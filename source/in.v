==> flow/design.v <==
`timescale 1ns / 1ps
module debounce(
    input      clk,
    input      in,
    output     out
);
	reg [19:0] ctr_d;
	reg [19:0] ctr_q;
	reg [1:0]  sync_d;
	reg [1:0]  sync_q;
	assign out = ctr_q == {20{1'b1}};
	always @(*)
	begin
		sync_d[0] = in;
		sync_d[1] = sync_q[0];
		ctr_d     = ctr_q + 1'b1;
		if (ctr_q == {20{1'b1}})
		begin
			ctr_d = ctr_q;
		end
		if (!sync_q[1])
		begin
			ctr_d = 20'd0;
		end
	end
	always @(posedge clk)
	begin
		ctr_q  <= ctr_d;
		sync_q <= sync_d;
	end
endmodule
`timescale 1ns / 1ps
module in (
    input        clk,
    input  [3:0] extaddr,
    input  [7:0] extdata,
    input        extrun,
    input        extload,
    input        extauto,
    input        extstep,
    input        extclear,
    input        extstart,
    input        nHLT,
    inout [3:0] ABUS,
    inout [7:0] DBUS,
    output       nWE,
    output       CS,
    output       CLR,
    output       nCLR,
    output       CLK,
    output       nCLK,
    output       run  
);
    reg         creg             = 1'b0;
    reg  [24:0] ccnt             = 25'd0;
    reg         start            = 1'b0;
    reg         sprev            = 1'b0;
    debounce stepclean (clk, extstep,  step);
    debounce startclean(clk, extstart, startc);
    assign load                  = extload;
    assign CLR                   = extclear;
    assign nCLR                  = ~extclear;
    assign run                   = extrun;
    assign auto                  = extauto;
    assign CLK                   = (run && !auto) ? step : (run && auto) ? creg :  1'b0;
    assign nCLK                  = ~CLK;
    assign {ABUS, DBUS, nWE, CS} = (!run) ? {extaddr, extdata, ~load, load} : {4'bzzzz, 8'bzzzz_zzzz, 1'bz, 1'bz};
    always @(posedge clk or posedge CLR)
    begin
        if(CLR)
        begin
            start <= 1'b0;
            sprev <= 1'b0;
            ccnt  <= 3'b000;
            creg  <= 1'b0;
        end
        else
        begin
            if(!nHLT)
            begin
                creg <= 1'b0;
            end
            else if(run && auto)
            begin
                if(start)
                begin
                    {ccnt, creg} <= (ccnt == 25'd24_999_999) ? {25'd0, ~creg} : { ccnt + 1'b1, creg};
                end
                if(startc)
                begin
                    if(!sprev)
                    begin
                        sprev <= 1'b1;
                        start <= ~start;
                    end
                end
                else
                begin
                    if(sprev)
                    begin
                        sprev <= 1'b0;
                    end
                end
            end
        end
    end
endmodule
## From RTL to reports: in

Tool output for the design above, in the order of the flow.
Lines are those of the file above, counted from 1.
Operators carry their Yosys type and port widths (W data, S select, Z words).
Library cell names are shortened.
A cell with n/a has no value.

- Top module: in
- Clock port: clk
- Standard-cell library: sky130hd
- Timing corner: tt_025C_1v80

## Word-level counts

Source: Yosys, flattened and elaborated, memories not mapped. Widths are those after wreduce. Registers that Yosys merges into a memory's read port (data or address) are not register bits. Print and check cells do not count. Equal cells are merged and count once.

- Output and inout bits: 19
- Cells after elaboration: 38
- Bits in registers: 72

- Eq/ne operators: 6
- Add/sub/neg operators: 3
- Multiplexer cells: 8
- Bitwise operators: 6
- Reduce/logical cells: 7

Operators by type and width:

| operator | number |
|---|---|
| $add A20 B1 Y20 const B | 2 |
| $eq A20 B20 Y1 const B | 2 |
| $mux W26 | 1 |
| $add A25 B1 Y25 const B | 1 |
| $eq A25 B25 Y1 const B | 1 |
| $mux W14 | 1 |
| $not A1 Y1 | 6 |
| $ne A2 B1 Y1 const B | 3 |
| $reduce_and A3 Y1 | 2 |
| $mux W1 | 6 |
| $reduce_and A4 Y1 | 1 |
| $logic_and A1 B1 Y1 | 2 |
| $reduce_and A2 Y1 | 1 |
| $logic_not A1 Y1 | 1 |

## Depth

Longest topological path by Yosys (ltp), each cell counted once; first at word level (registers and memories cut), then after technology mapping (sequential cells cut; the memories' decode and read muxes count).

- Depth after elaboration: 5
- ABC_AREA: 0
- Gate-level depth with buffers: 6
- Depth with buffers taken out: 5

## Netlist

Yosys stat after the flow's synthesis: flattened, memories mapped to cells. It holds for the ABC_AREA given above (unset counts as 0); a run with the other value may have another netlist.
The area totals of this step are shown rounded.

Cells by type:

| cell type | number | total area (um2) |
|---|---|---|
| dfxtp_1 | 44 | 880.845 |
| dfrtp_1 | 28 | 700.672 |
| nand3_1 | 32 | 160.154 |
| nand2_1 | 42 | 157.651 |
| a21oi_1 | 29 | 145.139 |
| nand4_1 | 21 | 131.376 |
| mux2i_1 | 13 | 130.125 |
| buf_4 | 15 | 112.608 |
| o31ai_1 | 13 | 97.594 |
| or4_1 | 13 | 97.594 |
| and4_1 | 10 | 87.584 |
| nand2b_1 | 14 | 87.584 |
| nor3_1 | 16 | 80.077 |
| o21ai_0 | 16 | 80.077 |
| or3_1 | 12 | 75.072 |
| and3_1 | 10 | 62.56 |
| xor2_1 | 7 | 61.309 |
| nor2_1 | 14 | 52.55 |

Not listed: further types 30, cells in them 76.

- Mapped flip-flops: 72
- Buffer cells: 27
- Standard cells after synthesis: 425
- Area of sequential cells: 1580 um2
- Mapped area: 3750 um2

The figures by module come from a second, unflattened synthesis with its own total; it is not the netlist above.

- Cell total of the unflattened synthesis: 439
- Area total of the unflattened synthesis: 3900 um2

Each row is one instance without its submodules.

Modules:

| module | times used | area (um2) | cells |
|---|---|---|---|
| debounce | 2 | 1130 | 134 |
| in | 1 | 1630 | 171 |

## Timing after synthesis

Source: OpenSTA report_checks on the synthesized netlist (no wires, ideal clock, input and output delay 20% of the period each), path of least setup slack; recovery checks are left aside. Register names are those of the netlist, which keeps one name where synthesis merged equal registers.

- Path kind: register -> output
- From: register stepclean.ctr_q[0]
- To: output port CLK
- Driving pins on the path: 6
- Path delay: 1.529 ns
- Arrival time: 1.529 ns
- Slack: 0.191 ns
- Required time: 1.720 ns
- Clock period: 2.15 ns
- External output delay: 0.430 ns
- Time at the first pin: 0.000 ns
- Period reached after synthesis: 1.959 ns

"path delay" is the arrival time less input delay plus setup time.
A path that ends at an output port has no setup time.
"driving pins on the path": output pins that drive a net of the path, with the launching flip-flop's if there is one; two outputs of one cell count as two.
"period reached after synthesis" = period - worst setup slack (recovery checks aside). The figure is calculated, with input and output delays left at 20% of the set period.
Between the ends stands the longest chain of elaborated cells between them, by number of cells; it is not shown to be the way that was timed. Of several equally long chains one is given.
A line is the first line of the expression or statement that the cell stems from. Yosys adds cells for indexed reads and writes and turns some case tables into memories.

- Path through: dfxtp_1 -> ha_1 -> nand3_1 -> nor2_1 -> nand2_1 -> o31ai_1
- Cells in the longest elaborated chain: 2

RTL lines, path after synthesis:

| element | RTL line | text |
|---|---|---|
| start: declaration | 8 | `reg [19:0] ctr_q;` |
| start: assignment | 28 | `ctr_q <= ctr_d;` |
| $eq A20 B20 Y1 | 11 | `assign out = ctr_q == {20{1'b1}};` |
| $mux W1 | 65 | `assign CLK                   = (run && !auto) ? step : (run && auto) ? creg :  1'b0;` |
| end: declaration | 50 | `output       CLK,` |

## Path in the finished layout

From the final timing report of entry A: the path of least setup slack in the routed layout; clock arrival at registers is part of the times.

- Path kind: register -> output
- From: register stepclean.ctr_q[8]
- To: output port nCLK
- Driving pins on the path: 6
- Clock period: 1.2 ns
- Slack: -0.85 ns
- Required time: 0.96 ns
- Arrival time: 1.81 ns
- External output delay: 0.24 ns
- Time at the first pin: 0.35 ns

Between the ends stands the longest chain of elaborated cells between them, by number of cells; it is not shown to be the way that was timed. Of several equally long chains one is given.

- Path through: dfxtp_4 -> nand4_1 -> nor3_4 -> nand2_4 -> o31a_1 -> buf_2
- Cells in the longest elaborated chain: 3

RTL lines, path after layout:

| element | RTL line | text |
|---|---|---|
| start: declaration | 8 | `reg [19:0] ctr_q;` |
| start: assignment | 28 | `ctr_q <= ctr_d;` |
| $eq A20 B20 Y1 | 11 | `assign out = ctr_q == {20{1'b1}};` |
| $mux W1 | 65 | `assign CLK                   = (run && !auto) ? step : (run && auto) ? creg :  1'b0;` |
| $not A1 Y1 | 66 | `assign nCLK                  = ~CLK;` |
| end: declaration | 51 | `output       nCLK,` |

Hand-over note for in

Design in on sky130hd. What follows are 2 stored runs of the flow, each under its own settings; their order means nothing. The constraints put input and output delay at 20% of the set period each and load the outputs with 0.01 pF.
"period reached" means the clock period less the worst setup slack. The figure is calculated, with input and output delays left at 20% of the set period.
"time of the worst setup path" is the time allowed to the run's worst setup path (the clock period less input and output delay, where it has them) less its slack. Clock arrival times count: a late capture clock shortens it, a late launch clock lengthens it.
By "power consumption" is meant OpenSTA's value without simulated activity: inputs other than the clock are taken to toggle once in ten clock periods, and the tool carries that through the logic.
Values from the reports are rounded here.
Settings: - = not set for that run.

| setting or result | entry A | entry B |
|---|---|---|
| period_ns | 1.2 | 2.36 |
| CORE_UTILIZATION | 33 | 62 |
| SETUP_SLACK_MARGIN | -0.1 | 0.43 |
| PLACE_DENSITY_LB_ADDON | 0.15 | - |
| CELL_PAD_IN_SITES_GLOBAL_PLACEMENT | 0 | - |
| CELL_PAD_IN_SITES_DETAIL_PLACEMENT | 1 | - |
| GPL_TIMING_DRIVEN | 0 | - |
| CTS_CLUSTER_SIZE | 47 | 87 |
| CTS_CLUSTER_DIAMETER | 217 | - |
| SLEW_MARGIN | 0 | 20 |
| MIN_ROUTING_LAYER | met2 | - |
| CAP_MARGIN | 20 | 20 |
| CORE_MARGIN | 2 | 2 |
| PLACE_DENSITY | - | 0.69 |
| TNS_END_PERCENT | - | 80 |
| GPL_ROUTABILITY_DRIVEN | - | 1 |
| MAX_ROUTING_LAYER | - | met4 |
| full die area (um2) | 12200 | 6680 |
| setup slack of the critical path (ns) | -0.850 | 0.154 |
| time of the worst setup path (ns) | 1.81 | 1.73 |
| worst path kind | register -> output | register -> output |
| utilization of the finished layout (%) | 55.6 | 79.5 |
| period reached (ns) | 2.050 | 2.206 |
| power consumption (µW) | 5370 | 2220 |
| std-cell area (final layout) (um2) | 6100 | 4680 |
| post-route setup TNS (ns) | -33.4 | 0.000 |
| chip area in the Yosys report (um2) | 3750 | 3750 |

End of note.
