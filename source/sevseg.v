==> flow/design.v <==
module sevseg(
    input        clk,
    input        CLR,
    input  [7:0] OBUS,
    output [6:0] ss,
    output       an0,
    output       an1
);
    reg [12:0] sscnt;
    reg [6:0]  ssreg;
    reg [3:0]  sstmp;
    reg        aclk;
    reg [3:0]  stmp;
    assign ss        = ssreg;
    assign an0       = aclk;
    assign an1       = ~aclk;
    initial
    begin
        sscnt <= 16'b0;
        ssreg <= 7'b0111111;
        sstmp <= 4'b0;
        aclk  <= 1'b0;
        stmp  <= 1'b0;
    end
    always @(posedge clk or posedge CLR)
    begin
        if (CLR)
        begin
            sscnt <= 16'b0;
            ssreg <= 7'b0111111;
            sstmp <= 4'b0;
            aclk  <= 1'b0;
            stmp  <= 1'b0;
        end
        else
        begin
            if(sscnt == 4999)
            begin
                sstmp <= (aclk) ? {OBUS[3], OBUS[2], OBUS[1], OBUS[0]} : {OBUS[7], OBUS[6], OBUS[5], OBUS[4]};
                case(sstmp)
                    4'h0:
                    begin
                      ssreg <= 7'b1000000;
                    end
                    4'h1:
                    begin
                      ssreg <= 7'b1111001;
                    end
                    4'h2:
                    begin
                      ssreg <= 7'b0100100;
                    end
                    4'h3:
                    begin
                      ssreg <= 7'b0110000;
                    end
                    4'h4:
                    begin
                      ssreg <= 7'b0011001;
                    end
                    4'h5:
                    begin
                      ssreg <= 7'b0010010;
                    end
                    4'h6:
                    begin
                      ssreg <= 7'b0000010;
                    end
                    4'h7:
                    begin
                      ssreg <= 7'b1111000;
                    end
                    4'h8:
                    begin
                      ssreg <= 7'b0000000;
                    end
                    4'h9:
                    begin
                      ssreg <= 7'b0011000;
                    end
                    4'ha:
                    begin
                      ssreg <= 7'b0001000;
                    end
                    4'hb:
                    begin
                      ssreg <= 7'b0000011;
                    end
                    4'hc:
                    begin
                      ssreg <= 7'b1000110;
                    end
                    4'hd:
                    begin
                      ssreg <= 7'b0100001;
                    end
                    4'he:
                    begin
                      ssreg <= 7'b0000110;
                    end
                    4'hf:
                    begin
                      ssreg <= 7'b0001110;
                    end
                    default:
                    begin
                      ssreg <= 7'b0111111;
                    end
                endcase
                aclk  <= ~aclk;
            end
            else
            begin
                sstmp <= sstmp;
                ssreg <= ssreg;
            end
            sscnt <= (sscnt == 13'd4999) ? 13'd0 : sscnt + 1'd1;
        end
    end
endmodule
# Step by step through the tools: sevseg
# Tool output for the design above, in the order of the flow.
# Line numbers count from 1 in the design file above.
# Library cell names are shortened.
# The mark -- stands for no value.
[design] top="sevseg" clk_port="clk" library="sky130hd" corner="tt_025C_1v80"

# Word-level counts
# Yosys after proc, flatten, opt, wreduce and memory -nomap, before mapping. Enables and synchronous resets that opt folds into registers are not counted as muxes. Memory bits, and registers merged into a memory's read port (data or address), are not among the register bits. Print and check cells are not counted. Equal cells are merged and count once.
# Yosys's memory passes give these memory sizes; they may raise the number of words (mostly to a power of two), join words into wider ones and drop unused or constant bits.
[word_totals] register_bits=18 mem_count=1 output_inout_bits=9 clocked_rd_ports_x_width=7 input_bits=10 elab_cells=9 rom_bits=112
[op_classes] logic=1 mux=2 n_eq=1 addsub=1
[mem_list] name="(name not given)" words=16 width=7 rd=1 write_ports=0 line_no=40 text="case(sstmp)"
[ops] operator="adder 13 x 1 -> 13 bit (second input constant)" count=1
[ops] operator="equality test 13 bit (second input constant)" count=1
[ops] operator="two-way mux 13 bit" count=1
[ops] operator="two-way mux 4 bit" count=1
[ops] operator="inverter 1 bit" count=1

# Longest topological paths
# Yosys ltp: most cells in a row. Word level: on the elaborated netlist, between registers, memories and ports. Mapped: between sequential cells and ports; inverters and the memories' decode and read muxes count.
[depth] word_depth=2 abc_area=0 depth_mapped=5 mapped_depth_nobuf=5

# Netlist
# Source: synth_stat.txt of the flow (Yosys; design flattened, memories mapped). It holds for the ABC_AREA given above (unset counts as 0); a run with the other value may have another netlist.
# The area totals of this step are shown rounded.
[types] cell="dfrtp_1" count=19 type_area_um2=475.456
[types] cell="dfstp_2" count=6 type_area_um2=157.651
[types] cell="mux2i_1" count=8 type_area_um2=80.077
[types] cell="ha_1" count=6 type_area_um2=75.072
[types] cell="mux2_4" count=5 type_area_um2=75.072
[types] cell="xor2_1" count=7 type_area_um2=61.309
[types] cell="nor2_1" count=9 type_area_um2=33.782
[types] cell="inv_1" count=7 type_area_um2=26.275
[types] cell="nand2_1" count=7 type_area_um2=26.275
[types] cell="nand3_1" count=5 type_area_um2=25.024
[types] cell="mux2_2" count=2 type_area_um2=22.522
[types] cell="nand4bb_1" count=2 type_area_um2=22.522
[types] cell="nor4_4" count=1 type_area_um2=21.27
[types] cell="o21ai_0" count=4 type_area_um2=20.019
[types] cell="a31oi_1" count=3 type_area_um2=18.768
[types] cell="nand4_1" count=3 type_area_um2=18.768
[types] cell="a41oi_1" count=2 type_area_um2=17.517
[types] cell="xnor2_1" count=2 type_area_um2=17.517
# Other cell types: 24; their cells: 33.
[synth_totals] yosys_area_mm2=0.001414 n_buf=5 mapped_cells=131 flip_flops=25 sequential_area_mm2=0.0006331

# Worst setup path after synthesis
# Path of least setup slack by OpenSTA after synthesis, without wires, with an ideal clock, recovery checks aside; 20% of the period is set as input and as output delay. Where synthesis merged equal registers, the netlist keeps one of their names.
[synth_path] kind="register to register" start="register sscnt[0]" end="register ssreg[6]" arrival_ns=1.644 path_buffers=0 setup_time_ns=0.125 tclk_ns=1.87 path_slack_ns=0.101 path_stages=5 launch_ns=0.000 path_delay_ns=1.769 required_time_ns=1.745 period_less_setup_slack_ns=1.769
# "path_delay_ns" is the arrival time less input delay plus setup time.
# "path_stages": output pins that drive a net of the path, with the launching flip-flop's if there is one; two outputs of one cell count as two.
# "period_less_setup_slack_ns" = period - worst setup slack (recovery checks aside). The figure is calculated, with input and output delays left at 20% of the set period.
# Between the ends stands the longest chain of elaborated cells between them, by number of cells; it is not shown to be the way that was timed. Of several equally long chains one is given.
# A line is the first line of the expression or statement that the cell stems from. Yosys adds cells for indexed reads and writes and turns some case tables into memories.
# A register here has more assigning lines than the two given.
[synth_via] cell_sequence="dfrtp_1 ha_1 nand4bb_1 nor4_4 mux2_4" elab_chain_cells=1 cone_cells=1 cone_classes="eq/ne: 1"
[synth_lines] item="start, declared" line_no=9 text="reg [12:0] sscnt;"
[synth_lines] item="start, assigned" line_no=29 text="sscnt <= 16'b0;"
[synth_lines] item="start, assigned" line_no=117 text="sscnt <= (sscnt == 13'd4999) ? 13'd0 : sscnt + 1'd1;"
[synth_lines] item="equality test 13 bit" line_no=37 text="if(sscnt == 4999)"
[synth_lines] item="end, assigned" line_no=43 text="ssreg <= 7'b1000000;"
[synth_lines] item="end, assigned" line_no=47 text="ssreg <= 7'b1111001;"
[synth_lines] item="end, declared" line_no=10 text="reg [6:0]  ssreg;"

# sevseg: 2 stored runs of the Yosys and OpenROAD flow on sky130hd. The settings differ; the order carries no meaning. The constraints put input and output delay at 20% of the set period each and load the outputs with 0.01 pF.
run="record 1" settings period_ns=4.01 CORE_UTILIZATION=68 CORE_ASPECT_RATIO=0.68 CORE_MARGIN=5 CELL_PAD_IN_SITES_DETAIL_PLACEMENT=1 TNS_END_PERCENT=15 GPL_ROUTABILITY_DRIVEN=0 CTS_CLUSTER_SIZE=17 CAP_MARGIN=20 SLEW_MARGIN=20
run="record 1" outcome="not finished: placement ended with error DPL-0033"
run="record 2" settings period_ns=1.55 CORE_UTILIZATION=67 PLACE_DENSITY_LB_ADDON=0.29 HOLD_SLACK_MARGIN=0.04 CORE_ASPECT_RATIO=1.85 CORE_MARGIN=4 CELL_PAD_IN_SITES_GLOBAL_PLACEMENT=3 SLEW_MARGIN=20 MIN_ROUTING_LAYER="met1" MAX_ROUTING_LAYER="met5" CAP_MARGIN=20
run="record 2" outcome="not finished: placement ended with error FLW-0024"
